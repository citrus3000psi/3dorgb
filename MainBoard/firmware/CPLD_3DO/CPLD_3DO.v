==> flow/design.v <==
module CPLD_3DO(
	 input b0_240,
	 input b1_240,
	 input b2_240,
	 input b3_240,
	 input b4_240,
	 input b0_480,
	 input b1_480,
	 input b2_480,
	 input b3_480,
	 input b4_480,
	 input       clk12,
    input       hsync,
    input       vsync,
    input       interlace_in,
    input       encoder,
	 input		 encoder_bt9103,
    output reg  interlace_out,
    output wire hsync_o,
	 output wire led,
    output wire vsync_o,
    output wire csync_o,
	 output wire hsync_o_VGA,
    output wire vsync_o_VGA
);
    reg vsync2 = 0;
    reg hsync2 = 0;  
	 reg hsync3 = 0;
    reg prev_vsync = 0;
    reg prev_hsync = 0;
    reg [9:0] h_count = 0;
    reg [9:0] new_h_count = 0;
    reg [9:0] h_total = 0;
    reg [7:0] h_low_count = 0;
    reg hsync_mod = 1'b1;
    reg [4:0] shift_value = 0;
    reg [11:0] CounterX = 0;
    reg [8:0] CounterY = 0;
	 reg [8:0] counterled = 0;
	 reg LED_status = 0;
	 reg var_b0_240;
	 reg var_b1_240;
	 reg var_b2_240;
	 reg var_b3_240;
	 reg var_b4_240;
	 reg var_b0_480;
	 reg var_b1_480;
	 reg var_b2_480;
	 reg var_b3_480;
	 reg var_b4_480;
	 reg interlace_startup=0;
	 reg startup_buf=0;
	 reg vsync_start=0;
    localparam GENERATED_240P_WIDTH = 796;
    localparam GENERATED_240P_HEIGHT = 262;
    localparam GENERATED_240P_HEIGHT_PAL = 288;
    localparam HSYNC_SHIFT_240P_MOD = 5'b00000;
    localparam HSYNC_SHIFT_480I_MOD = 5'b11000;
	 localparam VSYNC_SHIFT_LENGTH = 10'b1001110001;
 	 localparam VSYNC_SHIFT_LENGTHBT = 12'b100101100000;
	 always @(negedge clk12) begin
	 var_b0_240 <= !b0_240;
	 var_b1_240 <= !b1_240;
	 var_b2_240 <= !b2_240;
	 var_b3_240 <= !b3_240;
	 var_b4_240 <= !b4_240;
	 var_b0_480 <= !b0_480;
	 var_b1_480 <= !b1_480;
	 var_b2_480 <= !b2_480;
	 var_b3_480 <= !b3_480;
	 var_b4_480 <= !b4_480;
    prev_vsync <= vsync2;
    prev_hsync <= hsync2;
 	if(!startup_buf) begin
		interlace_startup<=interlace_in;
		startup_buf<=1;
	end 
        if (prev_vsync != vsync2 && prev_hsync != hsync2 && !vsync2) begin
				interlace_out <= interlace_in;
				if(!encoder || !encoder_bt9103) begin
					shift_value <= interlace_in ? {var_b0_240, var_b1_240 , var_b2_240 , var_b3_240 , var_b4_240} : {var_b0_480 , var_b1_480 , var_b2_480 , var_b3_480 , var_b4_480};				
				end else begin
					shift_value <= interlace_startup ? {var_b0_240, var_b1_240 , var_b2_240 , var_b3_240 , var_b4_240} : {var_b0_480 , var_b1_480 , var_b2_480 , var_b3_480 , var_b4_480};			
				end
				counterled <= counterled + 1'b1;
				if (counterled > 119) begin
					LED_status <= !LED_status;
					counterled <= 7'b0;
				end
		  end
        if ((prev_hsync != hsync2) && !hsync2) begin
            h_count <= 0;
            new_h_count <= 0;
            h_total <= h_count - shift_value;   
        end else begin
            h_count <= h_count + 1'b1;
            new_h_count <= new_h_count + 1'b1; 
        end
        if (new_h_count == h_total) begin
            hsync_mod <= 0;
            h_low_count <= 0;
        end else begin
            if (h_low_count == 6'b111100) begin   
					 hsync_mod <= 1'b1;
            end else begin
                h_low_count <= h_low_count+1;  
            end
        end
        if ((!encoder || !encoder_bt9103) && interlace_in) begin
						if (CounterX < GENERATED_240P_WIDTH - 1) begin
								CounterX <= CounterX + 1;
						end else begin
								CounterX <= 0;
								if (CounterY < (encoder_bt9103 ?	GENERATED_240P_HEIGHT : GENERATED_240P_HEIGHT_PAL) - 1) begin
									CounterY <= CounterY + 1;
								end else begin
									CounterY <= 0;
								end
						end
						vsync2 <= ~(CounterY <= 3);
						hsync2 <= ~(CounterX[9:6] == 0);
						hsync3 <= hsync_mod;
		  end else begin
					if(!vsync && !vsync_start) begin
					 CounterX <= 0;
					 vsync2 <= 0;
					 vsync_start<=1;
					end else if(CounterX < VSYNC_SHIFT_LENGTHBT)begin
						CounterX <= CounterX + 1;
					end else begin
						vsync_start <= 0;
						vsync2 <= 1;
					end
					hsync2 <= hsync;
					hsync3 <= hsync_mod;	
		  end
    end
	 assign led=LED_status;
	 assign hsync_o_VGA = hsync3;
    assign vsync_o_VGA = vsync2;    
	 assign hsync_o = hsync3;
    assign vsync_o = vsync2;    
    assign csync_o = (hsync_mod ^ vsync2) ^ 1;
 endmodule
## Step by step through the tools: CPLD_3DO

The steps from the RTL of CPLD_3DO to its reports follow in flow order.
Line numbers count from 1 in the design file above.
Not given: n/a

| inputs | value |
|---|---|
| design top | CPLD_3DO |
| clock port | clk12 |
| cell library | sky130hd |
| library corner | tt_025C_1v80 |

## Word level

Yosys after proc, flatten, opt, wreduce and memory -nomap, before mapping. Memory bits, and registers merged into a memory's read port (data or address), are not among the register bits. Print and check cells are not counted. Equal cells are merged and count once.

| bit counts | value |
|---|---|
| bits of input ports | 16 |
| bits in registers | 94 |

| cells by class | value |
|---|---|
| magnitude comparators | 5 |
| eq/ne operators | 6 |
| multiplexer cells | 13 |
| $add $sub $neg | 8 |
| bitwise gates (word level) | 6 |
| reduce/logical cells | 28 |

Operators with widths:

| cell | number |
|---|---|
| 2-to-1 mux 12 bit | 4 |
| less-than comparator 9 x 32 -> 1 bit | 1 |
| adder 10 x 1 -> 10 bit (second input constant) | 2 |
| adder 9 x 1 -> 9 bit (second input constant) | 2 |
| logical NOT 1 bit | 17 |
| 2-to-1 mux 5 bit | 3 |
| adder 12 x 1 -> 12 bit (second input constant) | 1 |
| less-than comparator 12 x 10 -> 1 bit (second input constant) | 1 |
| less-than comparator 12 bit (second input constant) | 1 |
| == test 10 bit | 1 |
| subtractor 10 x 5 -> 10 bit | 1 |
| subtractor 9 x 1 -> 10 bit (second input constant) | 1 |
| <= comparator 9 x 2 -> 1 bit (second input constant) | 1 |
| greater-than comparator 9 x 7 -> 1 bit (second input constant) | 1 |
| adder 8 x 1 -> 8 bit (second input constant) | 1 |
| == test 8 x 6 -> 1 bit (second input constant) | 1 |
| AND reduction 2 bit | 3 |
| 2-to-1 mux 6 bit | 1 |
| logical AND 1 bit | 5 |
| inverter 1 bit | 5 |
| 2-to-1 mux 1 bit | 5 |
| logical NOT 4 bit | 1 |
| != test 3 bit (second input constant) | 1 |
| nonzero test 3 bit | 1 |
| != test 1 bit | 2 |
| != test 2 bit (second input constant) | 1 |
| bitwise XOR 1 bit | 1 |
| logical OR 1 bit | 1 |

## Depth

Depth = most cells in a row (Yosys ltp): at word level without a register or memory, in the mapped netlist without a sequential cell, where the memories' decode and read muxes count.

| logic depth | value |
|---|---|
| word-level depth | 5 |
| ABC_AREA | 0 |
| gate-level depth with buffers | 8 |

## After synthesis

Yosys stat after the flow's synthesis: flattened, memories mapped to cells. It holds for the ABC_AREA given above (unset counts as 0); a run with the other value may have another netlist.
The area totals of this step are shown rounded.

| mapped netlist | value |
|---|---|
| buffers | 7 |
| flip-flops | 94 |
| cell area after synthesis | 4300 um2 |
| standard cells after synthesis | 397 |

Cell types:

| cell | number |
|---|---|
| sky130_fd_sc_hd__edfxtp_1 | 50 |
| sky130_fd_sc_hd__dfxtp_1 | 44 |
| sky130_fd_sc_hd__xor2_1 | 33 |
| sky130_fd_sc_hd__nor2_1 | 60 |
| sky130_fd_sc_hd__xnor2_1 | 24 |
| sky130_fd_sc_hd__ha_1 | 16 |
| sky130_fd_sc_hd__inv_1 | 27 |
| sky130_fd_sc_hd__nand3_1 | 17 |
| sky130_fd_sc_hd__nand4_1 | 11 |
| sky130_fd_sc_hd__nand2_1 | 18 |
| sky130_fd_sc_hd__a21oi_1 | 12 |
| sky130_fd_sc_hd__and3_1 | 9 |
| sky130_fd_sc_hd__mux2_1 | 4 |
| sky130_fd_sc_hd__nor2b_1 | 7 |
| sky130_fd_sc_hd__o211ai_1 | 5 |
| sky130_fd_sc_hd__nor3_1 | 6 |
| sky130_fd_sc_hd__and2_1 | 4 |
| sky130_fd_sc_hd__o21ai_0 | 5 |

Not listed: further types 29, cells in them 45.

Ticket comment

2 stored runs of CPLD_3DO in the flow (synthesis by Yosys, layout by OpenROAD, sky130hd cells), in arbitrary order. Constraints: input delay and output delay 20% of the set period each, output load 0.01 pF.
"total design power": no workload was simulated; the value follows from the tool's default switching activity.
Measured values are rounded.
A setting shown as -- is not set for that run.

| run name | period_ns | CORE_UTILIZATION | PLACE_DENSITY_LB_ADDON | GPL_TIMING_DRIVEN | CTS_CLUSTER_SIZE | CTS_CLUSTER_DIAMETER | SLEW_MARGIN | CAP_MARGIN | CORE_MARGIN | HOLD_SLACK_MARGIN | CELL_PAD_IN_SITES_DETAIL_PLACEMENT | MIN_ROUTING_LAYER | chip area in the Yosys report (um2) | die area (um2) | utilization (%) | worst setup slack after layout (ns) | worst hold slack (ns) | total design power (mW) |
|---|---|---|---|---|---|---|---|---|---|---|---|---|---|---|---|---|---|---|
| run 1 | 6.49 | 50 | 0.27 | 0 | 86 | 97 | 5 | 20 | 2 | -- | -- | -- | 4300 | 9400 | 63 | 0.11 | 0.35 | 1.7 |
| run 2 | 3.84 | 43 | 0.13 | -- | -- | 210 | 20 | 30 | 4 | 0.03 | 1 | met2 | 4300 | 12000 | 55 | -0.078 | 0.34 | 2.9 |
